==> flow/design.v <==
module dna_quant_processor #(
    parameter DNA_WIDTH = 32,       
    parameter QUANTUM_DEPTH = 4,    
    parameter AGING_FACTOR_WIDTH = 8
) (
    input wire clk,
    input wire rst_n,
    input wire start,
    input wire [DNA_WIDTH-1:0] dna_sequence,
    input wire [AGING_FACTOR_WIDTH-1:0] aging_factor,
    input wire [1:0] gate_select,   
    output reg [DNA_WIDTH-1:0] processed_dna,
    output reg [15:0] entropy_measure,
    output reg processing_done,
    output reg [7:0] mutation_count
);
    localparam BASE_A = 2'b00;
    localparam BASE_T = 2'b01;
    localparam BASE_G = 2'b10;
    localparam BASE_C = 2'b11;
    localparam GATE_HADAMARD = 2'b00;
    localparam GATE_CNOT = 2'b01;
    localparam GATE_TOFFOLI = 2'b10;
    localparam GATE_CUSTOM = 2'b11;
    reg [DNA_WIDTH-1:0] quantum_state;
    reg [DNA_WIDTH-1:0] working_dna;
    reg [3:0] process_counter;
    reg [15:0] entropy_accumulator;
    reg [7:0] mutation_counter;
    reg [15:0] pseudo_random;
    reg [15:0] lfsr;
    always @(posedge clk or negedge rst_n) begin
        if (!rst_n)
            lfsr <= 16'hACE1;
        else
            lfsr <= {lfsr[14:0], lfsr[15] ^ lfsr[13] ^ lfsr[12] ^ lfsr[10]};
    end
    reg [2:0] state;
    localparam IDLE = 3'b000;
    localparam INIT_QUANTUM = 3'b001;
    localparam APPLY_GATES = 3'b010;
    localparam AGING_MUTATION = 3'b011;
    localparam ENTROPY_CALC = 3'b100;
    localparam COLLAPSE = 3'b101;
    localparam DONE = 3'b110;
    always @(posedge clk or negedge rst_n) begin
        if (!rst_n) begin
            state <= IDLE;
            processed_dna <= 0;
            entropy_measure <= 0;
            processing_done <= 0;
            mutation_count <= 0;
            process_counter <= 0;
            entropy_accumulator <= 0;
            mutation_counter <= 0;
        end else begin
            case (state)
                IDLE: begin
                    processing_done <= 0;
                    mutation_counter <= 0;
                    entropy_accumulator <= 0;
                    if (start) begin
                        working_dna <= dna_sequence;
                        quantum_state <= dna_sequence;
                        process_counter <= 0;
                        state <= INIT_QUANTUM;
                    end
                end
                INIT_QUANTUM: begin
                    quantum_state <= working_dna ^ lfsr[DNA_WIDTH-1:0];
                    state <= APPLY_GATES;
                end
                APPLY_GATES: begin
                    case (gate_select)
                        GATE_HADAMARD: begin
                            quantum_state <= quantum_hadamard(quantum_state, process_counter);
                        end
                        GATE_CNOT: begin
                            quantum_state <= quantum_cnot(quantum_state, process_counter);
                        end
                        GATE_TOFFOLI: begin
                            quantum_state <= quantum_toffoli(quantum_state, process_counter);
                        end
                        GATE_CUSTOM: begin
                            quantum_state <= quantum_aging_gate(quantum_state, aging_factor, process_counter);
                        end
                    endcase
                    process_counter <= process_counter + 1;
                    if (process_counter >= QUANTUM_DEPTH - 1)
                        state <= AGING_MUTATION;
                end
                AGING_MUTATION: begin
                    {working_dna, mutation_counter} <= apply_aging_mutations(quantum_state, aging_factor, lfsr);
                    state <= ENTROPY_CALC;
                end
                ENTROPY_CALC: begin
                    entropy_accumulator <= calculate_dna_entropy(working_dna);
                    state <= COLLAPSE;
                end
                COLLAPSE: begin
                    processed_dna <= collapse_quantum_state(working_dna, lfsr);
                    entropy_measure <= entropy_accumulator;
                    mutation_count <= mutation_counter;
                    state <= DONE;
                end
                DONE: begin
                    processing_done <= 1;
                    if (!start)
                        state <= IDLE;
                end
            endcase
        end
    end
    function [DNA_WIDTH-1:0] quantum_hadamard;
        input [DNA_WIDTH-1:0] dna_in;
        input [3:0] position;
        integer i;
        begin
            quantum_hadamard = dna_in;
            for (i = 0; i < DNA_WIDTH; i = i + 2) begin
                if ((i >> 1) % 4 == position % 4) begin
                    quantum_hadamard[i+1:i] = dna_in[i+1:i] ^ lfsr[1:0];
                end
            end
        end
    endfunction
    function [DNA_WIDTH-1:0] quantum_cnot;
        input [DNA_WIDTH-1:0] dna_in;
        input [3:0] position;
        integer i;
        begin
            quantum_cnot = dna_in;
            for (i = 0; i < DNA_WIDTH-2; i = i + 2) begin
                if ((i >> 1) % 4 == position % 4) begin
                    if (dna_in[i+1:i] == BASE_A || dna_in[i+1:i] == BASE_G)
                        quantum_cnot[i+3:i+2] = dna_in[i+3:i+2] ^ 2'b01;
                end
            end
        end
    endfunction
    function [DNA_WIDTH-1:0] quantum_toffoli;
        input [DNA_WIDTH-1:0] dna_in;
        input [3:0] position;
        integer i;
        begin
            quantum_toffoli = dna_in;
            for (i = 0; i < DNA_WIDTH-4; i = i + 2) begin
                if ((i >> 1) % 4 == position % 4) begin
                    if ((dna_in[i+1:i] == BASE_G) && (dna_in[i+3:i+2] == BASE_C))
                        quantum_toffoli[i+5:i+4] = dna_in[i+5:i+4] ^ 2'b11;
                end
            end
        end
    endfunction
    function [DNA_WIDTH-1:0] quantum_aging_gate;
        input [DNA_WIDTH-1:0] dna_in;
        input [AGING_FACTOR_WIDTH-1:0] aging;
        input [3:0] position;
        integer i;
        begin
            quantum_aging_gate = dna_in;
            for (i = 0; i < DNA_WIDTH; i = i + 2) begin
                if ((lfsr[7:0] < aging) && ((i >> 1) % 8 == position % 8)) begin
                    quantum_aging_gate[i+1:i] = dna_in[i+1:i] ^ lfsr[9:8];
                end
            end
        end
    endfunction
    function [DNA_WIDTH:0] apply_aging_mutations;
        input [DNA_WIDTH-1:0] dna_in;
        input [AGING_FACTOR_WIDTH-1:0] aging;
        input [15:0] random;
        integer i;
        reg [7:0] mutations;
        reg [DNA_WIDTH-1:0] mutated_dna;
        begin
            mutated_dna = dna_in;
            mutations = 0;
            for (i = 0; i < DNA_WIDTH; i = i + 2) begin
                if (random[i%16] && (random[7:0] < aging)) begin
                    case (dna_in[i+1:i])
                        BASE_A: mutated_dna[i+1:i] = BASE_G;   
                        BASE_T: mutated_dna[i+1:i] = BASE_C;   
                        BASE_G: mutated_dna[i+1:i] = BASE_A;   
                        BASE_C: mutated_dna[i+1:i] = BASE_T;   
                    endcase
                    mutations = mutations + 1;
                end
            end
            apply_aging_mutations = {mutated_dna, mutations};
        end
    endfunction
    function [15:0] calculate_dna_entropy;
        input [DNA_WIDTH-1:0] dna_in;
        integer i;
        reg [7:0] base_count [0:3];
        reg [15:0] entropy;
        begin
            base_count[0] = 0; base_count[1] = 0; base_count[2] = 0; base_count[3] = 0;
            for (i = 0; i < DNA_WIDTH; i = i + 2) begin
                base_count[dna_in[i+1:i]] = base_count[dna_in[i+1:i]] + 1;
            end
            entropy = (base_count[0] * base_count[0]) + 
                     (base_count[1] * base_count[1]) + 
                     (base_count[2] * base_count[2]) + 
                     (base_count[3] * base_count[3]);
            calculate_dna_entropy = 16'hFFFF - entropy;   
        end
    endfunction
    function [DNA_WIDTH-1:0] collapse_quantum_state;
        input [DNA_WIDTH-1:0] quantum_dna;
        input [15:0] random;
        integer i;
        begin
            collapse_quantum_state = quantum_dna;
            for (i = 0; i < DNA_WIDTH; i = i + 2) begin
                if (random[i%16]) begin
                    case (quantum_dna[i+1:i])
                        2'b00: collapse_quantum_state[i+1:i] = BASE_A;
                        2'b01: collapse_quantum_state[i+1:i] = BASE_T;
                        2'b10: collapse_quantum_state[i+1:i] = BASE_G;
                        2'b11: collapse_quantum_state[i+1:i] = BASE_C;
                    endcase
                end
            end
        end
    endfunction
endmodule
# ---- Step by step through the tools: dna_quant_processor
# What the tools print for dna_quant_processor, step after step.
# Line numbers count from 1 in the design file above.
# Operators: Yosys type, input widths -> output width; for muxes data width and select width s.
# Cell names lack the library's common part.
# A cell with -- has no value.
dict set report inputs {
  top {dna_quant_processor}
  clock {clk}
  library {sky130hd}
  corner {tt_025C_1v80}
}

# ---- After elaboration
# Counts by Yosys on the flattened word-level netlist (proc, flatten, opt, wreduce). Print and check cells are left out. Cells with the same type and inputs are merged into one.
dict set report classes {
  addsub 36
  multipliers 4
  div_mod_pow 0
  cmp 2
  n_eq 164
  shift 0
  n_mux 325
  logic 65
  n_reduce_logical 185
}
# op n
set ops {}
lappend ops {{$pmux 8 s2} 65}
lappend ops {{$mux 8} 84}
lappend ops {{$mul 8x8->16} 4}
lappend ops {{$pmux 8 s4} 15}
lappend ops {{$add 8x1->8 const B} 31}
lappend ops {{$pmux 2 s4} 28}
lappend ops {{$reduce_or 3->1} 64}
lappend ops {{$mux 2} 89}
lappend ops {{$ne 3x3->1 const B} 49}
lappend ops {{$eq 2x2->1 const B} 64}
lappend ops {{$pmux 32 s4} 1}
lappend ops {{$reduce_and 9->1} 14}
lappend ops {{$reduce_and 8->1} 15}
lappend ops {{$pmux 32 s3} 1}
lappend ops {{$xor 2x2->2} 32}
lappend ops {{$logic_not 2->1} 32}
lappend ops {{$logic_not 32->1} 2}
lappend ops {{$pmux 32 s2} 1}
lappend ops {{$eq 2x1->1 const B} 30}
lappend ops {{$add 16x16->16} 3}
lappend ops {{$xor 32x32->32} 1}
lappend ops {{$pmux 16 s2} 1}
lappend ops {{$mux 32} 1}
lappend ops {{$mux 1} 31}
lappend ops {{$logic_and 1x1->1} 30}
lappend ops {{$not 2->2} 14}
lappend ops {{$pmux 3 s7} 1}
lappend ops {{$sub 16x16->16 const A} 1}
# Other operator kinds: 29; their cells: 77.
dict set report bits {
  register_bits 168
  latchBits 0
  mem_bits_rw 0
  romBits 0
  clocked_rd_ports_x_width 0
  n_memories 0
  output_inout_bits 57
  word_cells 822
}

# ---- Longest topological paths
# Depth = most cells in a row (Yosys ltp): at word level without a register or memory, in the mapped netlist without a sequential cell, where the memories' decode and read muxes count.
dict set report logic_depth {
  ltp_word 83
  ABC_AREA 1
  mapped_depth 145
  mapped_depth_nobuf 144
}

# ---- After synthesis
# Source: synth_stat.txt of the flow (Yosys; design flattened, memories mapped). It holds for the ABC_AREA given above (unset counts as 0); a run with the other value may have another netlist.
# The area totals of this step are shown rounded.
dict set report synth_totals {
  cells 3754
  synth_area_um2 25170
  sequential_area_um2 4425
  ff_cells 165
  buf_cells 73
}
# cell n type_area_um2
set types {}
lappend types {nand2_1 1063 3.99E+03}
lappend types {fa_1 191 3.82E+03}
lappend types {dfrtp_1 99 2.48E+03}
lappend types {inv_1 582 2.18E+03}
lappend types {ha_1 152 1.9E+03}
lappend types {edfxtp_1 57 1.71E+03}
lappend types {nand3_1 336 1.68E+03}
lappend types {nor2_1 361 1355.05}
lappend types {o21ai_0 157 785.754}
lappend types {nand4_1 67 419.152}
lappend types {a21oi_1 78 390.374}
lappend types {xor2_1 42 367.853}
lappend types {nand2_2 55 344.08}
lappend types {nand3_2 30 300.288}
lappend types {mux2_2 26 292.781}
lappend types {nor2_2 38 237.728}
lappend types {dfstp_2 9 236.477}
lappend types {inv_2 47 176.419}
# Other cell types: 55; their cells: 364.

# ---- Timing after synthesis
# OpenSTA on the mapped netlist: ideal clock, no wires. The path of least setup slack (recovery checks aside). Input and output delay are each 20% of the period. Register names are those of the netlist, which keeps one name where synthesis merged equal registers.
dict set report synth_timing {
  kind {register to register}
  start {register working_dna[3]}
  end {register entropy_accumulator[15]}
  tclk_ns 31.1
  launch_ns 0.000
  arrival_time_ns 19.004
  path_slack_ns 11.979
  path_delay_ns 19.121
  driving_pins 117
  n_path_buf 0
  period_less_setup_slack_ns 19.121
}
# "path_delay_ns" is the arrival time less input delay plus setup time.
# "driving_pins": output pins that drive a net of the path, with the launching flip-flop's if there is one; two outputs of one cell count as two.
# "period_less_setup_slack_ns" is the clock period less the worst setup slack; recovery checks do not enter. This is arithmetic on one report: input and output delays are still those of the set period (20% each).
# Between the ends stands the longest chain of elaborated cells between them, by number of cells; it is not shown to be the way that was timed. Of several equally long chains one is given.
# A line is the first line of the expression or statement that the cell stems from. Yosys adds cells for indexed reads and writes and turns some case tables into memories.
# A register here has more assigning lines than the two given.
dict set report synth_between {
  path_cell_list {edfxtp_1 -> inv_2 -> nand2_1 -> inv_1 -> nand2_1 -> nand3_1 -> nand4_1 -> ha_1 -> inv_1 -> nand2_1 -> nand3_1 -> nand4_1 -> ha_1 -> nand2_1 -> o21ai_0 -> nand2_1 -> nand3_1 -> nor2_1 -> [81 not listed] -> o21bai_1 -> nand2_1 -> inv_1 -> o21ai_0 -> nand2_1 -> nand2_1 -> inv_1 -> nor2_1 -> inv_1 -> a21oi_1 -> or2_2 -> nand2_1 -> a21oi_1 -> xor2_1 -> inv_1 -> nand3_1 -> nand3_1 -> nand2_1}
  elab_chain_len 77
  cells_between 158
}
# element line
set synth_lines {}
lappend synth_lines {{start: declaration} 26} ;# reg [DNA_WIDTH-1:0] working_dna;
lappend synth_lines {{start: assignment} 63} ;# working_dna <= dna_sequence;
lappend synth_lines {{$eq 2x2->1} 201} ;# base_count[dna_in[i+1:i]] = base_count[dna_in[i+1:i]] + 1;
lappend synth_lines {{$pmux 8 s4} 201}
lappend synth_lines {{$mux 8} 57} ;# case (state)
lappend synth_lines {{$add 8x1->8} 201}
lappend synth_lines {{$pmux 8 s2} 201}
lappend synth_lines {{$mux 8} 57}
lappend synth_lines {{$pmux 8 s4} 201}
lappend synth_lines {{[61 not listed]} --}
lappend synth_lines {{$add 8x1->8} 201}
lappend synth_lines {{$pmux 8 s2} 201}
lappend synth_lines {{$mux 8} 57}
lappend synth_lines {{$mul 8x8->16} 203} ;# entropy = (base_count[0] * base_count[0]) +
lappend synth_lines {{$add 16x16->16 x3} 203}
lappend synth_lines {{$sub 16x16->16} 207} ;# calculate_dna_entropy = 16'hFFFF - entropy;
lappend synth_lines {{$pmux 16 s2} 57}
lappend synth_lines {{end: assignment} 54} ;# entropy_accumulator <= 0;
lappend synth_lines {{end: assignment} 97} ;# entropy_accumulator <= calculate_dna_entropy(working_dna);
lappend synth_lines {{end: declaration} 28} ;# reg [15:0] entropy_accumulator;

# ---- Worst path after layout
# From the final timing report of flow run 1: the path of least setup slack in the routed layout; clock arrival at registers is part of the times.
dict set report layout_timing {
  kind {register to register}
  start {register working_dna[1]}
  end {register entropy_accumulator[15]}
  tclk_ns 23.3
  launch_ns 0.48
  arrival_time_ns 19.98
  path_slack_ns 3.71
  driving_pins 123
  n_path_buf 11
}
# Between the ends stands the longest chain of elaborated cells between them, by number of cells; it is not shown to be the way that was timed. Of several equally long chains one is given.
# A register here has more assigning lines than the two given.
dict set report layout_between {
  path_cell_list {edfxtp_1 -> inv_2 -> nand4_1 -> buf_4 -> o221ai_2 -> ha_1 -> nand2_1 -> o21ai_2 -> nand2_1 -> nand4_1 -> ha_4 -> nand2_2 -> o21ai_2 -> nand2_1 -> nand3_2 -> nor2_2 -> inv_2 -> ha_4 -> [87 not listed] -> o21bai_1 -> nand2_1 -> inv_2 -> o21ai_2 -> nand2_1 -> nand2_1 -> inv_2 -> nor2_2 -> inv_1 -> a21oi_2 -> or2_4 -> nand2_2 -> a21oi_2 -> xor2_1 -> inv_1 -> nand3_1 -> nand3_1 -> nand2_1}
  elab_chain_len 83
  cells_between 167
}
# element line
set layout_lines {}
lappend layout_lines {{start: declaration} 26} ;# reg [DNA_WIDTH-1:0] working_dna;
lappend layout_lines {{start: assignment} 63} ;# working_dna <= dna_sequence;
lappend layout_lines {{$eq 2x2->1} 201} ;# base_count[dna_in[i+1:i]] = base_count[dna_in[i+1:i]] + 1;
lappend layout_lines {{$reduce_or 4->1} --}
lappend layout_lines {{$mux 8} 201}
lappend layout_lines {{$mux 8} 57} ;# case (state)
lappend layout_lines {{$add 8x1->8} 201}
lappend layout_lines {{$pmux 8 s2} 201}
lappend layout_lines {{$mux 8} 57}
lappend layout_lines {{[67 not listed]} --}
lappend layout_lines {{$add 8x1->8} 201}
lappend layout_lines {{$pmux 8 s2} 201}
lappend layout_lines {{$mux 8} 57}
lappend layout_lines {{$mul 8x8->16} 203} ;# entropy = (base_count[0] * base_count[0]) +
lappend layout_lines {{$add 16x16->16 x3} 203}
lappend layout_lines {{$sub 16x16->16} 207} ;# calculate_dna_entropy = 16'hFFFF - entropy;
lappend layout_lines {{$pmux 16 s2} 57}
lappend layout_lines {{end: assignment} 54} ;# entropy_accumulator <= 0;
lappend layout_lines {{end: assignment} 97} ;# entropy_accumulator <= calculate_dna_entropy(working_dna);
lappend layout_lines {{end: declaration} 28} ;# reg [15:0] entropy_accumulator;

; Top module dna_quant_processor; platform sky130hd; tools Yosys and OpenROAD; 2 stored runs in no particular order. Input and output delays are each 20% of the period that was set; the output load is 0.01 pF.
; "timing.achieved_period_ns" is the run's clock period less its worst setup slack. It is reckoned from that one timing run; input and output delays stay at 20% of the period that was set.
; "critical_path_time_ns" means the part of the period allowed to the worst setup path (the constraints hold back 20% at inputs and 20% at outputs) less its slack; where the path has registers, the arrival times of their clocks count too.
; The measured numbers are rounded.

[flow run 1: settings]
period_ns = 23.3
CORE_UTILIZATION = 49
SETUP_SLACK_MARGIN = 4.12
PLACE_DENSITY_LB_ADDON = 0.17
CORE_MARGIN = 6
ABC_AREA = 1
GPL_ROUTABILITY_DRIVEN = 1
CTS_CLUSTER_DIAMETER = 97
SLEW_MARGIN = 15
MAX_ROUTING_LAYER = met5
CAP_MARGIN = 20
[flow run 1: results]
timing.achieved_period_ns = 19.590
critical_path_time_ns = 19.59
critical_path_kind = register to register
util_pct = 61.6
total_die_area_um2 = 56950
yosys.chip_area_um2 = 25170
ws_hold_ns = 0.388
setupTns_ns = 0.000
timing.setup.ws_ns = 3.710

[flow run 2: settings]
period_ns = 18.8
CORE_UTILIZATION = 24
SETUP_SLACK_MARGIN = 1.85
PLACE_DENSITY = 0.74
CELL_PAD_IN_SITES_DETAIL_PLACEMENT = 1
GPL_TIMING_DRIVEN = 0
GPL_ROUTABILITY_DRIVEN = 0
MIN_ROUTING_LAYER = met2
MAX_ROUTING_LAYER = met4
CAP_MARGIN = 20
CORE_MARGIN = 2
SLEW_MARGIN = 20
[flow run 2: results]
outcome = incomplete, routing halted on GRT-0116
